==> flow/design.v <==
`timescale 1ns / 1ps
module stopwatch(
    Clock,  
	Sel,
    Adj,
    Reset,
    Pause,
    seg,
    an
    );
input Clock;
input Sel;  
input Adj;  
input Reset;
input Pause;
output [7:0]seg;
output [3:0]an;
reg [5:0] minute;
reg [5:0] second; 
reg [31:0] counter; 
reg [10:0] times;
reg [3:0] counterforrst;
reg [1:0] counterforpause;
reg [7:0] Seg;
reg [3:0] Ans;
reg [3:0] num;
wire rst;
wire pause;
wire adj;
wire sel;
reg [1:0]arst_ff;
reg [31:0]pause_ff;
reg pause1;
reg flag;
assign myreset=arst_ff[0];
assign mypause=pause_ff[0];
assign pause=Pause;
assign rst=Reset;
assign adj=Adj;
assign sel=Sel;
initial begin 
    minute=6'b000000;
    second=6'b000000;
    counter=32'b0000_0000_0000_0000_0000_0000_0000_0000;
    times=11'b000_0000_0000;
    counterforrst=4'b0000;
    counterforpause=5'b00000;
    pause1=1;
    flag=0;
end
always @(posedge Clock)begin
    counterforrst=counterforrst+1;
    if(counterforrst==4'b0000)
    begin 
        if(rst)
            arst_ff<=2'b11;
        else
            arst_ff<={1'b0, arst_ff[1]};
    end
end
always @(posedge Clock)begin
        if(pause)
            pause_ff<=32'b1111_1111_1111_1111_1111_1111_1111_1111;
        else
            pause_ff<={1'b0, pause_ff[31:1]};
    end
always @ (posedge Clock) begin
    if(mypause&&!flag) begin
            flag=1;
            pause1=~pause1;
    end
    else if(!mypause) begin
        flag=0;
    end 
    if(myreset)  
    begin 
    minute=6'b000000;
    second=6'b000000;
    counter=0;
    end 
    if(adj==0)
    begin
    times=times+1;
    counter=counter+1;
    end
    else 
    begin 
    times=times+1;
    counter=counter+2;
    end
    if(counter>=100000000)  
    begin 
    counter=0;
        if(pause1)  
         begin  
            if(sel==0)  
            begin   
                minute=minute+1;
                if(minute==60)
                minute=0;
            end  
            else   
            begin  
                second=second+1;
                if(second==60)
                begin 
                    minute=minute+1;
                    second=0;
                if(minute==60)
                    minute=0;
                end
            end 
        end  
    end  
    if(times==11'b110_0000_0000)
    begin
        Ans=4'b0111;
        num=minute/10;
        if(num==0)
        Seg=8'b00000011;
        else if(num==1)
        Seg=8'b10011111;
        else if (num==2)
        Seg=8'b00100101;
        else if (num==3)
        Seg=8'b00001101;
        else if (num==4)
        Seg=8'b10011001;
        else if (num==5)
        Seg=8'b01001001;
		  $display("For min2 Seg is %b num is %d, Ans is %b",Seg,num,Ans);
    end 
    else if (times==11'b100_0000_0000)
    begin
        Ans=4'b1011;
        num=minute%10;
        if(num==0)
        Seg=8'b00000011;
        else if(num==1)
        Seg=8'b10011111;
        else if (num==2)
        Seg=8'b00100101;
        else if (num==3)
        Seg=8'b00001101;
        else if (num==4)
        Seg=8'b10011001;
        else if (num==5)
        Seg=8'b01001001;
        else if(num==6)
        Seg=8'b01000001;
        else if(num==7)
        Seg=8'b00011111;
        else if(num==8)
        Seg=8'b00000001;
        else if(num==9)
        Seg=8'b00001001;
		  $display("For min1 Seg is %b num is %d, Ans is %b",Seg,num,Ans);
    end 
    else if (times==11'b010_0000_0000)
    begin 
        Ans=4'b1101;
        num=second/10;
        if(num==0)
        Seg=8'b00000011;
        else if(num==1)
        Seg=8'b10011111;
        else if (num==2)
        Seg=8'b00100101;
        else if (num==3)
        Seg=8'b00001101;
        else if (num==4)
        Seg=8'b10011001;
        else if (num==5)
        Seg=8'b01001001;
		  $display("For Sec2 Seg is %b num is %d, Ans is %b",Seg,num,Ans);
    end 
    else if (times==11'b000_0000_0000)
    begin
        Ans=4'b1110;
        num=second%10;
        if(num==0)
        Seg=8'b00000011;
        else if(num==1)
        Seg=8'b10011111;
        else if (num==2)
        Seg=8'b00100101;
        else if (num==3)
        Seg=8'b00001101;
        else if (num==4)
        Seg=8'b10011001;
        else if (num==5)
        Seg=8'b01001001;
        else if(num==6)
        Seg=8'b01000001;
        else if(num==7)
        Seg=8'b00011111;
        else if(num==8)
        Seg=8'b00000001;
        else if(num==9)
        Seg=8'b00001001;
		  $display("For Sec1 Seg is %b num is %d, Ans is %b",Seg,num,Ans);
    end    
end 
 assign an[3:0]=Ans[3:0];
 assign seg[7:0]=Seg[7:0];
 endmodule
## Tool chain data of stopwatch

Tool output for the design above, in the order of the flow.
Lines are those of the file above, counted from 1.
Operators: Yosys type, input widths -> output width; for muxes data width and select width s.
The mark - stands for no value.

| inputs | value |
|---|---|
| design top | stopwatch |
| clock port | Clock |
| cell library | sky130hd |
| library corner | tt_025C_1v80 |

## Word level

Source: Yosys, flattened and elaborated, memories not mapped. Widths are those after wreduce. Registers that Yosys merges into a memory's read port (data or address) are not register bits. Print and check cells do not count. Equal cells are merged and count once.

| storage and ports | value |
|---|---|
| register bits | 107 |
| input bits | 5 |
| output and inout bits | 12 |
| word-level cells | 148 |

| cells by class | value |
|---|---|
| add/sub/neg operators | 6 |
| divide/modulo/power cells | 4 |
| order comparisons | 1 |
| eq/ne operators | 33 |
| mux-type cells | 75 |
| bitwise operators | 1 |
| reductions and logical operators | 13 |

Operators with widths:

| operator | number |
|---|---|
| $mux 8 | 46 |
| $div 6x4->32 const B | 2 |
| $mod 6x4->32 const B | 2 |
| $mux 32 | 3 |
| $mux 6 | 11 |
| $eq 4x3->1 const B | 12 |
| $add 32x1->32 const B | 1 |
| $add 32x2->32 const B | 1 |
| $ge 32x27->1 const B | 1 |
| $eq 4x2->1 const B | 8 |
| $eq 11x11->1 const B | 2 |
| $logic_not 4->1 | 5 |
| $eq 4x1->1 const B | 4 |
| $eq 4x4->1 const B | 4 |
| $add 6x1->6 const B | 2 |
| $eq 6x6->1 const B | 2 |
| $mux 4 | 3 |
| $add 11x1->11 const B | 1 |
| $eq 11x10->1 const B | 1 |
| $logic_not 11->1 | 1 |
| $mux 1 | 11 |
| $add 4x1->4 const B | 1 |
| $reduce_bool 4->1 | 1 |
| $reduce_bool 3->1 | 1 |
| $reduce_or 3->1 | 1 |
| $reduce_bool 2->1 | 1 |
| $reduce_or 2->1 | 1 |
| $mux 2 | 1 |

Other operator kinds: 3; their cells: 3.

## Longest topological paths

Longest topological path by Yosys (ltp), each cell counted once; first at word level (registers and memories cut), then after technology mapping (sequential cells cut; the memories' decode and read muxes count).

| logic depth | value |
|---|---|
| depth after elaboration | 27 |
| ABC_AREA | 0 |
| depth in mapped cells | 33 |
| gate-level depth less buffers | 28 |

## Mapped cells and area

Yosys stat after the flow's synthesis: flattened, memories mapped to cells. It holds for the ABC_AREA given above (unset counts as 0); a run with the other value may have another netlist.
The area totals of this step are shown rounded.

Cell types:

| cell | number | area in all (um^2) |
|---|---|---|
| sky130_fd_sc_hd__dfxtp_1 | 97 | 1.94E+03 |
| sky130_fd_sc_hd__edfxtp_1 | 10 | 300.288 |
| sky130_fd_sc_hd__xnor2_1 | 30 | 262.752 |
| sky130_fd_sc_hd__nand2_1 | 60 | 225.216 |
| sky130_fd_sc_hd__nor2_1 | 59 | 221.462 |
| sky130_fd_sc_hd__or2_2 | 35 | 218.96 |
| sky130_fd_sc_hd__nand3_1 | 39 | 195.187 |
| sky130_fd_sc_hd__ha_1 | 14 | 175.168 |
| sky130_fd_sc_hd__xor2_1 | 14 | 122.618 |
| sky130_fd_sc_hd__a21oi_1 | 23 | 115.11 |
| sky130_fd_sc_hd__mux2i_1 | 11 | 110.106 |
| sky130_fd_sc_hd__inv_1 | 28 | 105.101 |
| sky130_fd_sc_hd__nor2b_1 | 16 | 100.096 |
| sky130_fd_sc_hd__nor3_1 | 16 | 80.077 |
| sky130_fd_sc_hd__clkbuf_1 | 19 | 71.318 |
| sky130_fd_sc_hd__nand4_1 | 11 | 68.816 |
| sky130_fd_sc_hd__mux2_2 | 6 | 67.565 |
| sky130_fd_sc_hd__or4_1 | 9 | 67.565 |

Other cell types: 77; their cells: 180.

| synthesis totals | value |
|---|---|
| cells in the netlist | 677 |
| cell area after synthesis | 5,981 um^2 |
| sequential part of the area | 2,242 um^2 |
| flip-flop cells | 107 |
| buffer cells | 27 |

FLOW RESULTS
============

Settings and measured results of 2 stored flow runs for module stopwatch (sky130hd), not sorted in any way. The constraints put input and output delay at 20% of the set period each and load the outputs with 0.01 pF.
"reached clock period": clock period set for the run, less the worst setup slack. It is reckoned from that one timing run; input and output delays stay at 20% of the period that was set.
"worst path time" = time allowed to the worst setup path (clock period - input delay - output delay, where it has them) - its slack; a late launch clock adds to it, a late capture clock takes from it.
"total power of the final layout" rests on the timing tool's default activity at the inputs, not on a simulated workload.
Values from the reports are rounded here.

## Flow run 1

==> flow/run.sh <==
#!/bin/bash
# the make line also repeats the synthesis and layout settings of config.mk as NAME=value (left out here)
make -C /OpenROAD-flow-scripts/flow DESIGN_CONFIG=/design/flow/config.mk WORK_HOME=/design/flow/orfs CLKGATE_MAP_FILE= finish
==> flow/config.mk <==
export PLATFORM = sky130hd
export DESIGN_NAME = stopwatch
export DESIGN_NICKNAME = stopwatch
export VERILOG_FILES = /design/flow/design.v
export SDC_FILE = /design/flow/constraint.sdc
export NUM_CORES = 4
export LEC_CHECK = 0
export CAP_MARGIN = 10
export CELL_PAD_IN_SITES_DETAIL_PLACEMENT = 2
export CORE_MARGIN = 2
export CORE_UTILIZATION = 23
export GPL_ROUTABILITY_DRIVEN = 1
export MIN_ROUTING_LAYER = met1
export PLACE_DENSITY_LB_ADDON = 0.03
export SLEW_MARGIN = 20
export TNS_END_PERCENT = 15
==> flow/constraint.sdc <==
create_clock -name core_clock -period 14.3 [get_ports {Clock}]
set_input_delay 2.8600 -clock core_clock [delete_from_list [all_inputs] [get_ports {Clock}]]
set_output_delay 2.8600 -clock core_clock [all_outputs]
set_load 0.01 [all_outputs]

| result of flow run 1 | value |
|---|---|
| post-synthesis cell area | 5,981 um^2 |
| worst slack on setup checks | 3.729 ns |
| die size | 27,310 um^2 |
| total negative slack | 0.000 ns |
| post-route worst hold slack | 0.358 ns |
| post-route utilization | 0.264 |
| worst path time | 7.71 ns |
| type of the worst setup path | input to register |
| reached clock period | 10.571 ns |
| total power of the final layout | 618 uW |
| area of the standard cells in the finished layout | 6,812 um^2 |

## Flow run 2

==> flow/run.sh <==
#!/bin/bash
# the make line also repeats the synthesis and layout settings of config.mk as NAME=value (left out here)
make -C /OpenROAD-flow-scripts/flow DESIGN_CONFIG=/design/flow/config.mk WORK_HOME=/design/flow/orfs CLKGATE_MAP_FILE= finish
==> flow/config.mk <==
export PLATFORM = sky130hd
export DESIGN_NAME = stopwatch
export DESIGN_NICKNAME = stopwatch
export VERILOG_FILES = /design/flow/design.v
export SDC_FILE = /design/flow/constraint.sdc
export NUM_CORES = 4
export LEC_CHECK = 0
export CAP_MARGIN = 20
export CORE_MARGIN = 2
export CORE_UTILIZATION = 40
export SLEW_MARGIN = 20
==> flow/constraint.sdc <==
create_clock -name core_clock -period 5.08 [get_ports {Clock}]
set_input_delay 1.0160 -clock core_clock [delete_from_list [all_inputs] [get_ports {Clock}]]
set_output_delay 1.0160 -clock core_clock [all_outputs]
set_load 0.01 [all_outputs]

| result of flow run 2 | value |
|---|---|
| total negative slack | -10.50 ns |
| reached clock period | 6.439 ns |
| post-route utilization | 0.594 |
| die size | 15,950 um^2 |
| total power of the final layout | 1,734 uW |
| worst path time | 6.44 ns |
| type of the worst setup path | register to register |
| post-synthesis cell area | 5,981 um^2 |
| area of the standard cells in the finished layout | 8,665 um^2 |
| post-route worst hold slack | 0.357 ns |
| worst slack on setup checks | -1.359 ns |
